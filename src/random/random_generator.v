==> flow/design.v <==
`timescale 1ns / 1ps
module random_generator(
    input wire clk,                
    input wire rst,                
    input wire load,               
    input wire [31:0] seed,        
    output reg [31:0] rand_num     
    );
    always @ (posedge clk or negedge rst)
        if (!rst)
            rand_num <= 32'b0;
        else if (load)
            rand_num <= seed;
        else
            rand_num <= {rand_num[30:0],
                         rand_num[31] ^ rand_num[29] ^ rand_num[28] ^
                         rand_num[27] ^ rand_num[23] ^ rand_num[20] ^
                         rand_num[19] ^ rand_num[17] ^ rand_num[15] ^
                         rand_num[14] ^ rand_num[12] ^ rand_num[11] ^
                         rand_num[9]  ^ rand_num[4]  ^ rand_num[3]  ^
                         rand_num[2]};
endmodule
# Step by step through the tools: random_generator
# Tool output for the design above, in the order of the flow.
# Line numbers count from 1 in the design file above.
# Operators: Yosys type, input widths -> output width; for muxes data width and select width s.
# Library cell names are shortened.
# A cell with -- has no value.
[setup] top="random_generator" clk_port="clk" cell_library="sky130hd" lib_corner="tt_025C_1v80"

# After elaboration
# Source: Yosys, flattened and elaborated, memories not mapped. Widths are those after wreduce; folded enables and synchronous resets count as part of the registers. Registers that Yosys merges into a memory's read port (data or address) are not register bits. Print and check cells do not count. Equal cells are merged and count once.
[op_classes] n_mux=1 logic=15
[op_table] cell="$mux 32" count=1
[op_table] cell="$xor 1x1->1" count=15
[word_totals] reg_bits=32 out_inout_bits=32 elab_cells=17 input_bits=35

# Depth
# Yosys ltp: most cells in a row. Word level: on the elaborated netlist, between registers, memories and ports. Mapped: between sequential cells and ports; inverters and the memories' decode and read muxes count.
[logic_depth] depth_word=16 ABC_AREA=0 depth_mapped=5 mapped_depth_nobuf=5

# After synthesis
# Yosys stat after the flow's synthesis: flattened, memories mapped to cells. It holds for the ABC_AREA given above (unset counts as 0); a run with the other value may have another netlist.
# Totals and module areas in this step are rounded.
[synth_totals] cells=83 buf_cells=4 synth_area_um2=1310 ffs=32 seq_area_um2=801
[types] cell_type="dfrtp_1" count=32 area_total_um2=800.768
[types] cell_type="mux2_2" count=30 area_total_um2=337.824
[types] cell_type="xnor2_1" count=14 area_total_um2=122.618
[types] cell_type="mux2_1" count=2 area_total_um2=22.522
[types] cell_type="buf_2" count=3 area_total_um2=15.014
[types] cell_type="xor2_1" count=1 area_total_um2=8.758
[types] cell_type="clkbuf_1" count=1 area_total_um2=3.754

# Worst setup path after synthesis
# Path of least setup slack by OpenSTA after synthesis, without wires, with an ideal clock, recovery checks aside; 20% of the period is set as input and as output delay. Where synthesis merged equal registers, the netlist keeps one of their names.
[synth_path] path_type="register to register" start="reg rand_num[20]" end="reg rand_num[0]" setup_slack_ps=162 t_first_pin_ps=0 arrival_time_ps=1233 n_path_buf=0 path_stages=6 tclk_ps=1520 setup_time_ps=125 t_required_ps=1395 path_delay_ps=1358 synth_period_reached_ps=1358
# "path_delay_ps" is the arrival time less input delay plus setup time.
# "path_stages": output pins that drive a net of the path, with the launching flip-flop's if there is one; two outputs of one cell count as two.
# "synth_period_reached_ps" is the clock period less the worst setup slack; recovery checks do not enter. This is arithmetic on one report: input and output delays are still those of the set period (20% each).
# Between the ends stands the longest chain of elaborated cells between them, by number of cells; it is not shown to be the way that was timed. Of several equally long chains one is given.
# A line is the first line of the expression or statement that the cell stems from. Yosys adds cells for indexed reads and writes and turns some case tables into memories.
# At most two assigning lines are given for a register; there are more.
[synth_between] cell_sequence="dfrtp_1 > xor2_1 > xnor2_1 > xnor2_1 > xnor2_1 > mux2_2" elab_chain_len=12 cells_between=12 lines_between=2 cone_classes="1 x mux; 11 x logic"
[synth_lines] element="start: declaration" line=7 rtl="output reg [31:0] rand_num"
[synth_lines] element="start: assignment" line=13 rtl="rand_num <= seed;"
[synth_lines] element="start: assignment" line=15 rtl="rand_num <= {rand_num[30:0],"
[synth_lines] element="$xor 1x1->1 x11" line=16 rtl="rand_num[31] ^ rand_num[29] ^ rand_num[28] ^"
[synth_lines] element="$mux 32" line=12 rtl="else if (load)"
[synth_lines] element="end: assignment" line=13
[synth_lines] element="end: assignment" line=15
[synth_lines] element="end: declaration" line=7

# Path in the finished layout
# From the final timing report of run A: the path of least setup slack in the routed layout; clock arrival at registers is part of the times.
# The path's times are printed in steps of 10 ps; the period is the one set.
[layout_path] path_type="register to output" start="reg rand_num[23]" end="out rand_num[23]" out_delay_ps=520 t_first_pin_ps=280 setup_slack_ps=830 tclk_ps=2590 n_path_buf=1 arrival_time_ps=1250 path_stages=2 t_required_ps=2070
# At most two assigning lines are given for a register; there are more.
[layout_between] cell_sequence="dfrtp_1 > clkdlybuf4s50_1" elab_chain_len=0 cells_between=0 lines_between=0
[layout_lines] element="start: declaration" line=7 rtl="output reg [31:0] rand_num"
[layout_lines] element="start: assignment" line=13 rtl="rand_num <= seed;"
[layout_lines] element="start: assignment" line=15 rtl="rand_num <= {rand_num[30:0],"
[layout_lines] element="end: declaration" line=7

# Measured results for random_generator: 2 stored runs of the Yosys and OpenROAD flow on sky130hd. The settings differ; the order carries no meaning. The constraints put input and output delay at 20% of the set period each and load the outputs with 0.01 pF.
# By "achieved_period_ps" is meant the clock period of the run minus its worst setup slack. This is arithmetic on one report: input and output delays are still those of the set period (20% each).
# "worst_path_allowed_less_slack_ps" is the time allowed to the run's worst setup path (the clock period less input and output delay, where it has them) less its slack. Clock arrival times count: a late capture clock shortens it, a late launch clock lengthens it.
# "final_power_uw" rests on the timing tool's default activity at the inputs, not on a simulated workload.
# "worst_path_allowed_less_slack_ps" is given in steps of 10 ps.
# The results are shown rounded.
run="run A" settings period_ns=2.59 CORE_UTILIZATION=43 SETUP_SLACK_MARGIN=0.67 PLACE_DENSITY_LB_ADDON=0.22 CORE_ASPECT_RATIO=0.54 CTS_CLUSTER_DIAMETER=243 CAP_MARGIN=30 SLEW_MARGIN=35 MIN_ROUTING_LAYER="met2" CORE_MARGIN=2
run="run A" results synth_chip_area_um2=1310 worst_path_allowed_less_slack_ps=1250 critical_path_type="register to output" die_um2=3530 util_pct=73.9 final_power_uw=1410 timing.setup.tns_ps=0 final_stdcell_area_um2=2100 achieved_period_ps=1763 fin_ws_ps=827
run="run B" settings period_ns=1.78 CORE_UTILIZATION=31 SETUP_SLACK_MARGIN=-0.05 PLACE_DENSITY_LB_ADDON=0.08 HOLD_SLACK_MARGIN=0.21 CELL_PAD_IN_SITES_DETAIL_PLACEMENT=0 TNS_END_PERCENT=85 GPL_ROUTABILITY_DRIVEN=1 CAP_MARGIN=20 CORE_MARGIN=2 SLEW_MARGIN=20
run="run B" results synth_chip_area_um2=1310 worst_path_allowed_less_slack_ps=1230 critical_path_type="register to output" die_um2=4770 util_pct=53.4 final_power_uw=2160 timing.setup.tns_ps=0 final_stdcell_area_um2=2150 achieved_period_ps=1588 fin_ws_ps=192
